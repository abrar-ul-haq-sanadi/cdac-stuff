==> flow/design.v <==
`timescale 1ns / 1ps
module lab92_Bidir_Port_RAM_64x8bit #(parameter DEPTH = 64, DATA_SIZE = 8)(
                        input                       clk, 
                        input                       CS,
                        input                       wr_en,
                        input                       out_en,
                        input [$clog2(DEPTH)-1:0]   addr_in,
                        inout [DATA_SIZE-1:0]       data_in_out                  
    );
reg [DATA_SIZE-1 : 0 ] memory [ 0: DEPTH-1] ;
reg [DATA_SIZE-1 : 0 ]temp_data_out ;
always @(posedge clk)
begin
    if(CS && wr_en)
        memory[addr_in] <= data_in_out ;
end    
always @(posedge clk)
begin
    if(CS && !wr_en)
        temp_data_out <= memory[addr_in] ;               
end
assign data_in_out = (CS && !wr_en && out_en) ? temp_data_out : 8'hz ;
endmodule
* From RTL to reports: lab92_Bidir_Port_RAM_64x8bit
The steps from the RTL of lab92_Bidir_Port_RAM_64x8bit to its reports follow in flow order. Lines are those of the file above, counted from 1. The mark -- stands for no value.
Inputs: top lab92_Bidir_Port_RAM_64x8bit, clock clk, cell library sky130hd, timing corner tt_025C_1v80

* After elaboration
Counts by Yosys on the flattened word-level netlist (proc, flatten, opt, wreduce; memories kept). Register bits leave out memories and registers merged into their read ports (data or address); mux counts leave out enables and synchronous resets folded into registers. Print and check cells are left out. Cells with the same type and inputs are merged into one. Memory sizes are those after Yosys's memory passes, which may raise the word count (mostly to a power of two), join words into wider ones and drop unused or constant bits.
Word-level totals: memories 1, bits of input ports 10, word width x clocked read ports 8, output and inout bits 8, word-level cells 9, flip-flop bits (word level) 0, memory bits (writable) 512
Memory list:
- memory | words 64, bits a word 8, read ports 1, wr ports 1, line 10 | reg [DATA_SIZE-1 : 0 ] memory [ 0: DEPTH-1] ;
Cells by class: mux-type cells 4, reductions and logical operators 4
Operators by type and width (number):
- 8-bit 2-to-1 mux | 2
- 6-bit 2-to-1 mux | 1
- 1-bit logical AND | 3
- 1-bit logical NOT | 1
- 1-bit 2-to-1 mux | 1

* Depth
Yosys ltp: most cells in a row. Word level: on the elaborated netlist, between registers, memories and ports. Mapped: between sequential cells and ports; inverters and the memories' decode and read muxes count.
Depth: word-level depth 5, ABC_AREA 0, gate-level depth with buffers 9, mapped depth without buffers 5

* Mapped cells and area
Source: synth_stat.txt of the flow (Yosys; design flattened, memories mapped). It holds for the ABC_AREA given above (unset counts as 0); a run with the other value may have another netlist.
Synthesis totals: chip area (Yosys) 20428.3 µm², sequential part of the area 15615.0 µm², flip-flop cells 520, buffers 86, cell count 1144
Cell types:
- sky130_fd_sc_hd__edfxtp_1 | number 520, total area 1.56E+04 µm²
- sky130_fd_sc_hd__mux4_2 | number 35, total area 788.256 µm²
- sky130_fd_sc_hd__a22oi_1 | number 67, total area 502.982 µm²
- sky130_fd_sc_hd__a221oi_1 | number 56, total area 490.47 µm²
- sky130_fd_sc_hd__mux2_2 | number 43, total area 484.214 µm²
- sky130_fd_sc_hd__nor2_1 | number 78, total area 292.781 µm²
- sky130_fd_sc_hd__mux2i_1 | number 25, total area 250.24 µm²
- sky130_fd_sc_hd__a221o_1 | number 19, total area 190.182 µm²
- sky130_fd_sc_hd__buf_2 | number 32, total area 160.154 µm²
- sky130_fd_sc_hd__nand2_1 | number 34, total area 127.622 µm²
- sky130_fd_sc_hd__clkbuf_1 | number 33, total area 123.869 µm²
- sky130_fd_sc_hd__o22ai_1 | number 16, total area 100.096 µm²
- sky130_fd_sc_hd__buf_6 | number 8, total area 90.086 µm²
- sky130_fd_sc_hd__a211oi_1 | number 11, total area 82.579 µm²
- sky130_fd_sc_hd__o21ai_0 | number 16, total area 80.077 µm²
- sky130_fd_sc_hd__a22o_1 | number 9, total area 78.826 µm²
- sky130_fd_sc_hd__a21oi_1 | number 15, total area 75.072 µm²
- sky130_fd_sc_hd__o2bb2ai_1 | number 8, total area 70.067 µm²
Not listed: further types 35, cells in them 119.

* Timing after synthesis
Source: OpenSTA report_checks on the synthesized netlist (no wires, ideal clock, input and output delay 20% of the period each), path of least setup slack; recovery checks are left aside. Register names are those of the netlist, which keeps one name where synthesis merged equal registers.
Timing path post-synthesis: kind in2reg, start in addr_in[2], end mem memory[11][0], launch time at the first pin 0.880 ns, setup slack 1.715 ns, stages on the path 7, data required time 4.030 ns, data arrival time 2.315 ns, buffers on the path 4, delay of the path 1.805 ns, input delay 0.880 ns, setup time 0.370 ns, clock period 4.4 ns, period reached after synthesis 2.685 ns
"delay of the path" is the arrival time less input delay plus setup time. "stages on the path" counts driving pins, that of a launching flip-flop among them; a cell with two outputs on the path counts twice. "period reached after synthesis" is the clock period less the worst setup slack; recovery checks do not enter. This is arithmetic on one report: input and output delays are still those of the set period (20% each). Between the ends stands the longest chain of elaborated cells between them, by number of cells; it is not shown to be the way that was timed. Of several equally long chains one is given. A line is the first line of the expression or statement that the cell stems from. Yosys adds cells for indexed reads and writes and turns some case tables into memories.
Between the ends, post-synthesis: cell sequence sky130_fd_sc_hd__buf_4 -> sky130_fd_sc_hd__buf_2 -> sky130_fd_sc_hd__buf_2 -> sky130_fd_sc_hd__buf_2 -> sky130_fd_sc_hd__nor2_1 -> sky130_fd_sc_hd__nand2_1 -> sky130_fd_sc_hd__nor2_1, cells in the longest elaborated chain 1, elaborated cells between the ends (all ways) 1, source lines of those cells 1, classes of those cells mux: 1
Ends and longest elaborated chain, post-synthesis:
- start: declaration | line 7 | input [$clog2(DEPTH)-1:0]   addr_in,
- 6-bit 2-to-1 mux | line 14 | if(CS && wr_en)
- end: declaration | line 10 | reg [DATA_SIZE-1 : 0 ] memory [ 0: DEPTH-1] ;

* Path in the finished layout
Path of least setup slack in the final report of run A (OpenROAD, finished layout, wires in). Where an end is a register, its clock arrival counts in the times.
Timing path after layout: kind in2reg, start in addr_in[2], end reg (name not given), data required time 4.28 ns, setup time 0.26 ns, launch time at the first pin 0.78 ns, data arrival time 3.20 ns, clock period 3.92 ns, stages on the path 8, input delay 0.78 ns, buffers on the path 3, setup slack 1.08 ns
Between the ends, after layout: cell sequence sky130_fd_sc_hd__buf_4 -> sky130_fd_sc_hd__buf_4 -> sky130_fd_sc_hd__mux2_2 -> sky130_fd_sc_hd__a22oi_1 -> sky130_fd_sc_hd__a31oi_1 -> sky130_fd_sc_hd__a211oi_1 -> sky130_fd_sc_hd__buf_4 -> sky130_fd_sc_hd__nand4_1
Ends and longest elaborated chain, after layout:
- start: declaration | line 7 | input [$clog2(DEPTH)-1:0]   addr_in,
Chain of elaborated cells between the ends: none given.

Hand-over note for lab92_Bidir_Port_RAM_64x8bit

Top module lab92_Bidir_Port_RAM_64x8bit; platform sky130hd; tools Yosys and OpenROAD; 2 stored runs in no particular order. Input and output delays are each 20% of the period that was set; the output load is 0.01 pF.
"achieved clock period": clock period set for the run, less the worst setup slack. It is reckoned from that one timing run; input and output delays stay at 20% of the period that was set.
"critical path time" is the time allowed to the run's worst setup path (the clock period less input and output delay, where it has them) less its slack. Clock arrival times count: a late capture clock shortens it, a late launch clock lengthens it.
"overall power": no workload was simulated; the value follows from the tool's default switching activity.

* Run A | settings: period_ns 3.92; CORE_UTILIZATION 31; PLACE_DENSITY_LB_ADDON 0.2; CORE_MARGIN 7; CELL_PAD_IN_SITES_GLOBAL_PLACEMENT 3; CELL_PAD_IN_SITES_DETAIL_PLACEMENT 0; GPL_ROUTABILITY_DRIVEN 1; CTS_CLUSTER_SIZE 81; MAX_ROUTING_LAYER met4; CAP_MARGIN 20; SLEW_MARGIN 20 | results: overall power 12234 uW; total negative setup slack 0.000 ns; achieved clock period 2.838 ns; total die area 73281.2 µm²; synthesized cell area 20428.3 µm²; lowest hold slack 0.251 ns; worst slack on setup checks 1.082 ns; utilization in the final report 37.6 %; critical path time 2.05 ns; worst setup path type in2reg; std-cell area (final layout) 24339.6 µm²
* Run B | settings: period_ns 2.43; CORE_UTILIZATION 53; PLACE_DENSITY_LB_ADDON 0.19; CAP_MARGIN 35; MIN_ROUTING_LAYER met1; CORE_MARGIN 2; SLEW_MARGIN 20 | results: overall power 19221 uW; total negative setup slack 0.000 ns; achieved clock period 2.295 ns; total die area 40130.1 µm²; synthesized cell area 20428.3 µm²; lowest hold slack 0.144 ns; worst slack on setup checks 0.135 ns; utilization in the final report 65.4 %; critical path time 1.81 ns; worst setup path type reg2out; std-cell area (final layout) 24733.7 µm²

End of note.
