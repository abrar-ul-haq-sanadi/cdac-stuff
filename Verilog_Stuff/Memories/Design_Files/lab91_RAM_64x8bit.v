==> flow/design.v <==
`timescale 1ns / 1ps
module lab91_RAM_64x8bit #(parameter DATA_SIZE = 8, DEPTH = 64)
     (
                input                               clk,
                input                               CS,                
                input                               wr_en,             
                input                               out_en,          
                input       [$clog2(DEPTH)-1:0]     addr_in,         
                input       [DATA_SIZE-1:0]         data_in,         
                output reg  [DATA_SIZE-1:0]         data_out          
    );
reg [DATA_SIZE-1:0] memory [0:DEPTH-1] ;
always @(posedge clk)
begin
    if(CS && wr_en)
        memory[addr_in] <= data_in;
    else
        memory[addr_in] <= memory[addr_in] ;
end
always @(posedge clk)
begin
    if(CS && !wr_en && out_en)
        data_out <= memory[addr_in];
    else
        data_out <= 8'bz;
end
endmodule
# Step by step through the tools: lab91_RAM_64x8bit
# The steps from the RTL of lab91_RAM_64x8bit to its reports follow in flow order.
# Line numbers count from 1 in the design file above.
# Library cell names are shortened.
# The mark -- stands for no value.
# setup
top,lab91_RAM_64x8bit
clk_port,clk
lib,sky130hd
pvt_corner,tt_025C_1v80

# After elaboration
# Yosys after proc, flatten, opt, wreduce and memory -nomap, before mapping. Enables and synchronous resets that opt folds into registers are not counted as muxes. Memory bits, and registers merged into a memory's read port (data or address), are not among the register bits. Print and check cells are not counted. Equal cells are merged and count once.
# Yosys's memory passes give these memory sizes; they may raise the number of words (mostly to a power of two), join words into wider ones and drop unused or constant bits.
# bits
mem_bits_rw,512
mem_count,1
reg_bits,8
word_cells,13
# classes
bitwise,1
n_reduce_logical,4
n_mux,6
# mem_list
name,size,word_bits,read_ports,wr,line,rtl
memory,64,8,1,1,12,reg [DATA_SIZE-1:0] memory [0:DEPTH-1] ;
# ops
op,n
2-to-1 mux 8 bit,4
logical AND 1 bit,3
2-to-1 mux 1 bit,2
OR 1 bit,1
zero test 1 bit,1

# Logic depth
# Depth = most cells in a row (Yosys ltp): at word level without a register or memory, in the mapped netlist without a sequential cell, where the memories' decode and read muxes count.
# logic_depth
word_depth,4
abc_area,0
ltp_mapped,10

# Netlist
# The flow's flattened synthesis, as Yosys stat reports it; memories are mapped. The netlist is that of the ABC_AREA named above (0 if unset); the other value can give another one.
# The area totals of this step are shown rounded.
# by_type
cell_type,n,type_area_um2
edfxtp_1,512,1.54E+04
a22oi_1,108,810.778
mux2i_1,55,550.528
a221oi_1,51,446.678
nor2_1,89,334.07
o22ai_1,32,200.192
buf_2,39,195.187
mux2_2,16,180.173
clkbuf_1,44,165.158
dfxtp_1,8,160.154
o21ai_0,27,135.13
o221ai_1,15,131.376
a22o_1,14,122.618
a21oi_1,22,110.106
nand2_1,27,101.347
a31oi_1,14,87.584
buf_6,7,78.826
nor3_1,15,75.072
# Not listed: further types 44, cells in them 130.
# synth_totals
area_um2,20300
cell_count,1225
ffs,520

# Path before layout
# Source: OpenSTA report_checks on the synthesized netlist (no wires, ideal clock, input and output delay 20% of the period each), path of least setup slack; recovery checks are left aside. Register names are those of the netlist, which keeps one name where synthesis merged equal registers.
# synth_path
path_kind,input -> register
start,input addr_in[2]
end,memory memory[0][5]
path_buffers,4
setup_ns,0.584
driving_pins,9
input_delay_ns,0.956
path_delay_ns,3.875
required_time_ns,4.196
setup_slack_ns,-0.051
launch_ns,0.956
t_arrival_ns,4.247
clock_period_ns,4.78
synth_period_reached_ns,4.831
# "path_delay_ns" = arrival - input delay + setup time.
# "driving_pins": output pins that drive a net of the path, with the launching flip-flop's if there is one; two outputs of one cell count as two.
# "synth_period_reached_ns" is the clock period less the worst setup slack; recovery checks do not enter. This is arithmetic on one report: input and output delays are still those of the set period (20% each).
# The rows between start and end are the longest chain of elaborated cells between them; the timing report does not say that the signal goes this way. Where chains are equally long, one stands for them.
# Each line given opens the expression or statement behind the cell; cells for indexed reads and writes are added by Yosys, which also makes memories of some case tables.
# The chain passes a memory read, where the word-level depth is cut; so it can be longer than that depth.
# synth_between
path_cell_list,buf_6 -> buf_6 -> inv_2 -> clkbuf_1 -> clkbuf_1 -> a31oi_1 -> a211oi_1 -> a22oi_1 -> a41oi_1
elab_chain_len,3
# synth_lines
item,line,rtl
start: declaration,8,"input       [$clog2(DEPTH)-1:0]     addr_in,"
memory read (64 x 8 bit),12,reg [DATA_SIZE-1:0] memory [0:DEPTH-1] ;
2-to-1 mux 8 bit,15,if(CS && wr_en)
2-to-1 mux 8 bit,--,
end: declaration,12,

# Path in the finished layout
# From the final timing report of record 1: the path of least setup slack in the routed layout; clock arrival at registers is part of the times.
# layout_path
path_kind,input -> register
start,input addr_in[4]
end,memory memory[19][3]
t_arrival_ns,3.97
setup_ns,0.27
setup_slack_ns,0.74
clock_period_ns,4.39
required_time_ns,4.71
path_buffers,4
input_delay_ns,0.88
driving_pins,9
launch_ns,0.88
# The rows between start and end are the longest chain of elaborated cells between them; the timing report does not say that the signal goes this way. Where chains are equally long, one stands for them.
# The chain passes a memory read, where the word-level depth is cut; so it can be longer than that depth.
# layout_between
path_cell_list,clkdlybuf4s50_1 -> or3b_1 -> buf_4 -> nor3_1 -> nor4_1 -> buf_4 -> o2111ai_1 -> o32a_2 -> buf_12
elab_chain_len,3
# layout_lines
item,line,rtl
start: declaration,8,"input       [$clog2(DEPTH)-1:0]     addr_in,"
memory read (64 x 8 bit),12,reg [DATA_SIZE-1:0] memory [0:DEPTH-1] ;
2-to-1 mux 8 bit,15,if(CS && wr_en)
2-to-1 mux 8 bit,--,
end: declaration,12,

# Below are 2 stored runs of the flow (Yosys, OpenROAD; platform sky130hd) on lab91_RAM_64x8bit, each with its settings and what was measured, unordered. Constraints: input delay and output delay 20% of the set period each, output load 0.01 pF.
# "achievedPeriod_ns": clock period set for the run, less the worst setup slack. It is reckoned from that one timing run; input and output delays stay at 20% of the period that was set.
# "worst_path_ns" is the time allowed to the run's worst setup path (the clock period less input and output delay, where it has them) less its slack. Clock arrival times count: a late capture clock shortens it, a late launch clock lengthens it.
# By "total_power_uw" is meant OpenSTA's value without simulated activity: inputs other than the clock are taken to toggle once in ten clock periods, and the tool carries that through the logic.
# The results are shown rounded.
# Settings: n/a = not set for that run.
run,period_ns,CORE_UTILIZATION,SETUP_SLACK_MARGIN,GPL_TIMING_DRIVEN,GPL_ROUTABILITY_DRIVEN,CTS_CLUSTER_SIZE,CAP_MARGIN,SLEW_MARGIN,MIN_ROUTING_LAYER,CORE_MARGIN,design_die_area_um2,worst_path_ns,worst_setup_path_type,achievedPeriod_ns,synthesis_area_um2,hold_ws_ns,final_stdcell_area_um2,finalUtil_frac,fin_ws_ns,final_setup_tns_ns,total_power_uw
record 1,4.39,31,0.19,1,0,13,20,0,met1,2,67600,2.78,input -> register,3.653,20300,0.828,24400,0.378,0.737,0.000,11000
record 2,9.63,40,n/a,n/a,n/a,n/a,20,20,n/a,2,52600,3.96,input -> register,5.882,20300,0.800,22800,0.454,3.75,0.000,4790
