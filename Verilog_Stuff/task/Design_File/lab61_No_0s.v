==> flow/design.v <==
`timescale 1ns / 1ps
module lab61_No_0s(
                    input [7:0]d_in,
                    input clk, reset_n,
                    output reg [3:0]q_out
    );
    always @(posedge clk or negedge reset_n)
    begin
        if(!reset_n)
            begin
                q_out <= 4'b0;
            end
        else
            begin
                count_zero(d_in,q_out);
            end
    end
    task count_zero(input [7:0]data_in, output [3:0] result);
            integer i;
        begin
            result= 1'b0;
            for(i=0; i<8; i=i+1)
            begin
                if(data_in[i]==1'b0)
                    result= result + 1;
            end
        end
        endtask  
endmodule
Reports on lab61_No_0s
What the tools print for lab61_No_0s, step after step. Lines are those of the file above, counted from 1. Operators: Yosys type, input widths -> output width; for muxes data width and select width s. Library cell names are shortened. The mark - stands for no value.

Top: lab61_No_0s. Clock port: clk. Cell library: sky130hd. Timing corner: tt_025C_1v80.

After elaboration
Source: Yosys, flattened and elaborated, memories not mapped. Widths are those after wreduce; folded enables and synchronous resets count as part of the registers. Registers that Yosys merges into a memory's read port (data or address) are not register bits. Print and check cells do not count. Equal cells are merged and count once.

The entry for bits in registers reads 4. Under output and inout bits stands 4. The figure for input port bits is 10. For word-level cells the number is 16.

Under muxes and demuxes stands 8. For add/subtract/negate cells the number is 7.

Operators with widths (count): $add 4x1->4 const B (7); $mux 4 (7); $mux 1 (1).

Depth
Longest topological path by Yosys (ltp), each cell counted once; first at word level (registers and memories cut), then after technology mapping (sequential cells cut; the memories' decode and read muxes count).

Under depth after elaboration stands 15. For ABC_AREA the number is 0. For mapped depth the number is 18. Under depth with buffers taken out stands 18.

Mapped cells and area
Yosys stat after the flow's synthesis: flattened, memories mapped to cells. It holds for the ABC_AREA given above (unset counts as 0); a run with the other value may have another netlist. Totals and module areas in this step are rounded.

The figure for mapped area is 750 um2. The entry for standard cells after synthesis reads 90. The entry for buffer cells reads 4. The figure for flip-flops is 4. Sequential area: 100 um2.

Cells by type: dfrtp_1 (count 4, area in all 100.096 um2); ha_1 (count 8, area in all 100.096 um2); xnor2_1 (count 8, area in all 70.067 um2); xnor2_2 (count 3, area in all 48.797 um2); xor2_1 (count 4, area in all 35.034 um2); nand3_1 (count 6, area in all 30.029 um2); inv_1 (count 7, area in all 26.275 um2); nand2b_1 (count 4, area in all 25.024 um2); nor2b_1 (count 4, area in all 25.024 um2); o21ai_0 (count 5, area in all 25.024 um2); a2111oi_2 (count 1, area in all 15.014 um2); nand3b_1 (count 2, area in all 15.014 um2); o21a_1 (count 2, area in all 15.014 um2); a31oi_1 (count 2, area in all 12.512 um2); and4_4 (count 1, area in all 11.261 um2); buf_6 (count 1, area in all 11.261 um2); mux2_2 (count 1, area in all 11.261 um2); nand2_1 (count 3, area in all 11.261 um2).

Other cell types: 20; their cells: 24.

Path before layout
Source: OpenSTA report_checks on the synthesized netlist (no wires, ideal clock, input and output delay 20% of the period each), path of least setup slack; recovery checks are left aside. Register names are those of the netlist, which keeps one name where synthesis merged equal registers.

Path kind: input-to-reg. From: input d_in[0]. To: register q_out[1]. Under path delay stands 3.192 ns. For slack the number is -0.160 ns. Driving pins on the path: 16. The figure for time at the first pin is 0.758 ns. The figure for buffers on the path is 1. For data required time the number is 3.665 ns. For clock period the number is 3.79 ns. The entry for setup time reads 0.125 ns. Under arrival stands 3.825 ns. External input delay: 0.758 ns. Synthesis period reached: 3.95 ns.

"path delay" = arrival - input delay + setup time. "driving pins on the path" counts driving pins, that of a launching flip-flop among them; a cell with two outputs on the path counts twice. "synthesis period reached" = period - worst setup slack (recovery checks aside). The figure is calculated, with input and output delays left at 20% of the set period. The rows between start and end are the longest chain of elaborated cells between them; the timing report does not say that the signal goes this way. Where chains are equally long, one stands for them. A line is the first line of the expression or statement that the cell stems from. Yosys adds cells for indexed reads and writes and turns some case tables into memories.

Cells stage by stage: inv_1 > ha_1 > buf_6 > xnor2_2 > xnor2_2 > ha_1 > or2_2 > o311a_1 > o21a_1 > o21ai_0 > nand2_1 > ha_1 > nor2_1 > a31oi_1 > ha_1 > mux2_2. For length of the longest elaborated chain the number is 15. Elaborated cells between the ends (all ways): 15. For RTL lines with such cells the number is 2. Classes of those cells: 7 x add/sub; 8 x mux.

RTL lines, path post-synthesis: start: declaration (line 3) `input [7:0]d_in,`; $mux 1 (line 24) `if(data_in[i]==1'b0)`; $add 4x1->4 (line 25) `result= result + 1;`; $mux 4 (line 24); $add 4x1->4 (line 25); $mux 4 (line 24); $add 4x1->4 (line 25); $mux 4 (line 24); $add 4x1->4 (line 25); $mux 4 (line 24); $add 4x1->4 (line 25); $mux 4 (line 24); $add 4x1->4 (line 25); $mux 4 (line 24); $add 4x1->4 (line 25); $mux 4 (line 24); end: assignment (line 11) `q_out <= 4'b0;`; end: declaration (line 5) `output reg [3:0]q_out`.

Worst path after layout
From the final timing report of run 1: the path of least setup slack in the routed layout; clock arrival at registers is part of the times.

Path kind: input-to-reg. From: input d_in[0]. To: register q_out[1]. External input delay: 0.94 ns. The entry for setup time reads 0.12 ns. Under arrival stands 4.46 ns. The figure for buffers on the path is 1. For data required time the number is 4.80 ns. For clock period the number is 4.68 ns. For slack the number is 0.34 ns. The figure for time at the first pin is 0.94 ns. Driving pins on the path: 16.

The rows between start and end are the longest chain of elaborated cells between them; the timing report does not say that the signal goes this way. Where chains are equally long, one stands for them.

Cells stage by stage: clkdlybuf4s50_1 > inv_1 > ha_2 > xor2_1 > o21ai_0 > ha_1 > or2_2 > o311a_1 > o21a_1 > o21ai_1 > nand2_1 > ha_1 > nor2_1 > a31oi_1 > ha_1 > mux2_2. For length of the longest elaborated chain the number is 15. Elaborated cells between the ends (all ways): 15. For RTL lines with such cells the number is 2. Classes of those cells: 7 x add/sub; 8 x mux.

RTL lines, path after layout: start: declaration (line 3) `input [7:0]d_in,`; $mux 1 (line 24) `if(data_in[i]==1'b0)`; $add 4x1->4 (line 25) `result= result + 1;`; $mux 4 (line 24); $add 4x1->4 (line 25); $mux 4 (line 24); $add 4x1->4 (line 25); $mux 4 (line 24); $add 4x1->4 (line 25); $mux 4 (line 24); $add 4x1->4 (line 25); $mux 4 (line 24); $add 4x1->4 (line 25); $mux 4 (line 24); $add 4x1->4 (line 25); $mux 4 (line 24); end: assignment (line 11) `q_out <= 4'b0;`; end: declaration (line 5) `output reg [3:0]q_out`.

# Flow runs of lab61_No_0s

Settings and measured results of 2 stored flow runs for module lab61_No_0s (sky130hd), not sorted in any way. The constraints put input and output delay at 20% of the set period each and load the outputs with 0.01 pF. "reached clock period": clock period set for the run, less the worst setup slack. It is reckoned from that one timing run; input and output delays stay at 20% of the period that was set. "time of the worst setup path": the worst setup path's part of the clock period (all of it between registers, 20% less for each end at a port) less its slack. A launch clock that arrives late makes it longer, a capture clock that arrives late makes it shorter. "total power of the final layout": no workload was simulated; the value follows from the tool's default switching activity. The results are shown rounded.

Files of run 1:
==> flow/run.sh <==
#!/bin/bash
# the make line also repeats the synthesis and layout settings of config.mk as NAME=value (left out here)
make -C /OpenROAD-flow-scripts/flow DESIGN_CONFIG=/design/flow/config.mk WORK_HOME=/design/flow/orfs CLKGATE_MAP_FILE= finish
==> flow/config.mk <==
export PLATFORM = sky130hd
export DESIGN_NAME = lab61_No_0s
export DESIGN_NICKNAME = lab61_No_0s
export VERILOG_FILES = /design/flow/design.v
export SDC_FILE = /design/flow/constraint.sdc
export NUM_CORES = 4
export LEC_CHECK = 0
export CAP_MARGIN = 20
export CORE_MARGIN = 2
export CORE_UTILIZATION = 53
export SLEW_MARGIN = 20
==> flow/constraint.sdc <==
create_clock -name core_clock -period 4.68 [get_ports {clk}]
set_input_delay 0.9360 -clock core_clock [delete_from_list [all_inputs] [get_ports {clk}]]
set_output_delay 0.9360 -clock core_clock [all_outputs]
set_load 0.01 [all_outputs]

Results of run 1. The mapped cell area after synthesis reads 750 um2. The total power of the final layout stands at 0.29 mW. For the reached clock period the run shows 4.341 ns. The utilization after routing stands at 0.74. The time of the worst setup path reads 3.41 ns. Critical path kind: input-to-reg. The lowest setup slack stands at 0.34 ns. For the sum of negative setup slack the run shows 0.000 ns. For the total die area the run shows 1700 um2. The standard-cell area after routing is 980 um2.

Files of run 2:
==> flow/run.sh <==
#!/bin/bash
# the make line also repeats the synthesis and layout settings of config.mk as NAME=value (left out here)
make -C /OpenROAD-flow-scripts/flow DESIGN_CONFIG=/design/flow/config.mk WORK_HOME=/design/flow/orfs CLKGATE_MAP_FILE= finish
==> flow/config.mk <==
export PLATFORM = sky130hd
export DESIGN_NAME = lab61_No_0s
export DESIGN_NICKNAME = lab61_No_0s
export VERILOG_FILES = /design/flow/design.v
export SDC_FILE = /design/flow/constraint.sdc
export NUM_CORES = 4
export LEC_CHECK = 0
export ABC_AREA = 1
export CAP_MARGIN = 20
export CELL_PAD_IN_SITES_DETAIL_PLACEMENT = 2
export CORE_MARGIN = 3
export CORE_UTILIZATION = 41
export CTS_CLUSTER_DIAMETER = 386
export GPL_ROUTABILITY_DRIVEN = 1
export GPL_TIMING_DRIVEN = 0
export PLACE_DENSITY_LB_ADDON = 0.11
export SLEW_MARGIN = 5
export TNS_END_PERCENT = 65
==> flow/constraint.sdc <==
create_clock -name core_clock -period 3.25 [get_ports {clk}]
set_input_delay 0.6500 -clock core_clock [delete_from_list [all_inputs] [get_ports {clk}]]
set_output_delay 0.6500 -clock core_clock [all_outputs]
set_load 0.01 [all_outputs]

Outcome of run 2: did not finish, placement stopped with DPL-0033.
